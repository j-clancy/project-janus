==> flow/design.v <==
module alu_mux(
input wire        clk,
input wire        rst_b,
input wire [31:0] add_out,
input wire [31:0] sub_out,
input wire [31:0] and_out,
input wire [31:0] or_out,
input wire [31:0] xor_out,
input wire [31:0] sfl_out,
input wire [31:0] sfr_out,
input wire [31:0] chk_out,
input wire [8:0]  fnct_sel,
output reg [31:0] mux_out
);
reg [31:0] cmb_mux_out;
always @(posedge clk or negedge rst_b)
begin: alu_mux_reg
  if(rst_b == 1'b0)begin
    mux_out <= 32'd0;
  end
  else begin
    mux_out <= cmb_mux_out;
  end
end
always @(*)
begin: alu_mux
  case(fnct_sel[8:6])
    3'b000: cmb_mux_out = chk_out;
    3'b001:
    begin
      case(fnct_sel[5:0])
        6'h00: cmb_mux_out = add_out;
        6'h01: cmb_mux_out = sub_out;
        default: cmb_mux_out = 32'd0;
      endcase
    end
    3'b010:
    begin
      case(fnct_sel[5:0])
        6'h00: cmb_mux_out = and_out;
        6'h01: cmb_mux_out = or_out;
        6'h02: cmb_mux_out = xor_out;
        6'h03: cmb_mux_out = sfl_out;
        6'h04: cmb_mux_out = sfr_out;
        default:cmb_mux_out = 32'd0;
      endcase
    end
    3'b100: cmb_mux_out = 32'd0;
    default: cmb_mux_out = 32'd0;
  endcase
end
endmodule
; ---- Tool chain data of alu_mux
; What the tools print for alu_mux, step after step.
; Lines are those of the file above, counted from 1.
; Cell names lack the library's common part.
; A cell with -- has no value.
[setup]
top = alu_mux
clk_port = clk
lib = sky130hd
lib_corner = tt_025C_1v80

; ---- Elaborated design
; Source: Yosys, flattened and elaborated, memories not mapped. Widths are those after wreduce; folded enables and synchronous resets count as part of the registers. Registers that Yosys merges into a memory's read port (data or address) are not register bits. Print and check cells do not count. Equal cells are merged and count once.
[classes]
n_eq = 6
n_mux = 3
reduce_logical = 2
[ops]
columns = op, n
row1 = 32-bit parallel mux with 5-bit select, 1
row2 = 32-bit parallel mux with 3-bit select, 1
row3 = 32-bit parallel mux with 2-bit select, 1
row4 = 6-bit by 2-bit == test with 1-bit output (second input constant), 2
row5 = 6-bit by 1-bit == test with 1-bit output (second input constant), 1
row6 = 6-bit by 3-bit == test with 1-bit output (second input constant), 1
row7 = 6-bit logical NOT, 1
row8 = 3-bit by 1-bit == test with 1-bit output (second input constant), 1
row9 = 3-bit by 2-bit == test with 1-bit output (second input constant), 1
row10 = 3-bit logical NOT, 1
[word_totals]
register_bits = 32
in_bits = 267
output_inout_bits = 32
elab_cells = 12

; ---- Longest topological paths
; Longest topological path by Yosys (ltp), each cell counted once; first at word level (registers and memories cut), then after technology mapping (sequential cells cut; the memories' decode and read muxes count).
[logic_depth]
word_depth = 3
abc_area = 0
depth_mapped = 8
depth_no_buf = 4

; ---- Netlist
; Source: synth_stat.txt of the flow (Yosys; design flattened, memories mapped). It holds for the ABC_AREA given above (unset counts as 0); a run with the other value may have another netlist.
; Totals and module areas in this step are rounded.
[types]
columns = cell_type, n, type_area_um2
row1 = dfrtp_1, 32, 800.768
row2 = mux2_2, 63, 709.43
row3 = nand3_1, 93, 465.446
row4 = a221o_1, 31, 310.298
row5 = a22o_1, 31, 271.51
row6 = a31oi_1, 31, 193.936
row7 = buf_2, 16, 80.077
row8 = clkbuf_1, 20, 75.072
row9 = buf_6, 6, 67.565
row10 = buf_4, 2, 15.014
row11 = nand3b_1, 2, 15.014
row12 = and2_1, 2, 12.512
row13 = nor4_2, 1, 12.512
row14 = nor3_2, 1, 10.01
row15 = a221oi_1, 1, 8.758
row16 = and2_4, 1, 8.758
row17 = nor2b_2, 1, 8.758
row18 = o221ai_1, 1, 8.758
; Other cell types: 12; their cells: 12.
[synth_totals]
cell_count = 347
area_um2 = 3139
seqArea_um2 = 800.8
ffs = 32
buf_cells = 45

; ---- Worst setup path after synthesis
; Path of least setup slack by OpenSTA after synthesis, without wires, with an ideal clock, recovery checks aside; 20% of the period is set as input and as output delay. Where synthesis merged equal registers, the netlist keeps one of their names.
[synth_path]
path_kind = input-to-reg
start = input fnct_sel[0]
end = register mux_out[12]
tclk_ps = 2680
in_delay_ps = 536
setup_time_ps = 126
launch_ps = 536
t_arrival_ps = 1647
required_ps = 2554
path_slack_ps = 907
delay_ps = 1237
driving_pins = 7
n_path_buf = 3
synth_period_reached_ps = 1773
; "delay_ps" is the arrival time less input delay plus setup time.
; "driving_pins": output pins that drive a net of the path, with the launching flip-flop's if there is one; two outputs of one cell count as two.
; "synth_period_reached_ps" = period - worst setup slack (recovery checks aside). The figure is calculated, with input and output delays left at 20% of the set period.
; Between the ends stands the longest chain of elaborated cells between them, by number of cells; it is not shown to be the way that was timed. Of several equally long chains one is given.
; Each line given opens the expression or statement behind the cell; cells for indexed reads and writes are added by Yosys, which also makes memories of some case tables.
[synth_via]
cell_sequence = buf_6 -> nor2b_2 -> and2_4 -> buf_6 -> buf_6 -> a22o_1 -> a221o_1
elab_chain_cells = 3
cells_between = 8
cone_classes = eq/ne: 4; mux: 3; reduce/logical: 1
[synth_lines]
columns = element, line
row1 = from (decl), 12  ; input wire [8:0]  fnct_sel,
row2 = 6-bit by 3-bit == test with 1-bit output, 39  ; case(fnct_sel[5:0])
row3 = 32-bit parallel mux with 5-bit select, 39
row4 = 32-bit parallel mux with 3-bit select, 27  ; case(fnct_sel[8:6])
row5 = to (assign), 19  ; mux_out <= 32'd0;
row6 = to (assign), 22  ; mux_out <= cmb_mux_out;
row7 = to (decl), 13  ; output reg [31:0] mux_out

; Record of 2 stored runs of the RTL-to-layout flow on alu_mux, platform sky130hd. The runs are unordered. Constraints: input delay and output delay 20% of the set period each, output load 0.01 pF.

[stored run 1: settings]
period_ns = 1.41
CORE_UTILIZATION = 50
SETUP_SLACK_MARGIN = -0.04
HOLD_SLACK_MARGIN = 0.1
CELL_PAD_IN_SITES_DETAIL_PLACEMENT = 1
TNS_END_PERCENT = 65
GPL_TIMING_DRIVEN = 1
SLEW_MARGIN = 5
MAX_ROUTING_LAYER = met5
CAP_MARGIN = 20
CORE_MARGIN = 2
[stored run 1: results]
outcome = no results, placement failed with PPL-0024

[stored run 2: settings]
period_ns = 1.76
CORE_UTILIZATION = 51
CAP_MARGIN = 20
CORE_MARGIN = 2
SLEW_MARGIN = 20
[stored run 2: results]
outcome = no results, placement failed with PPL-0024
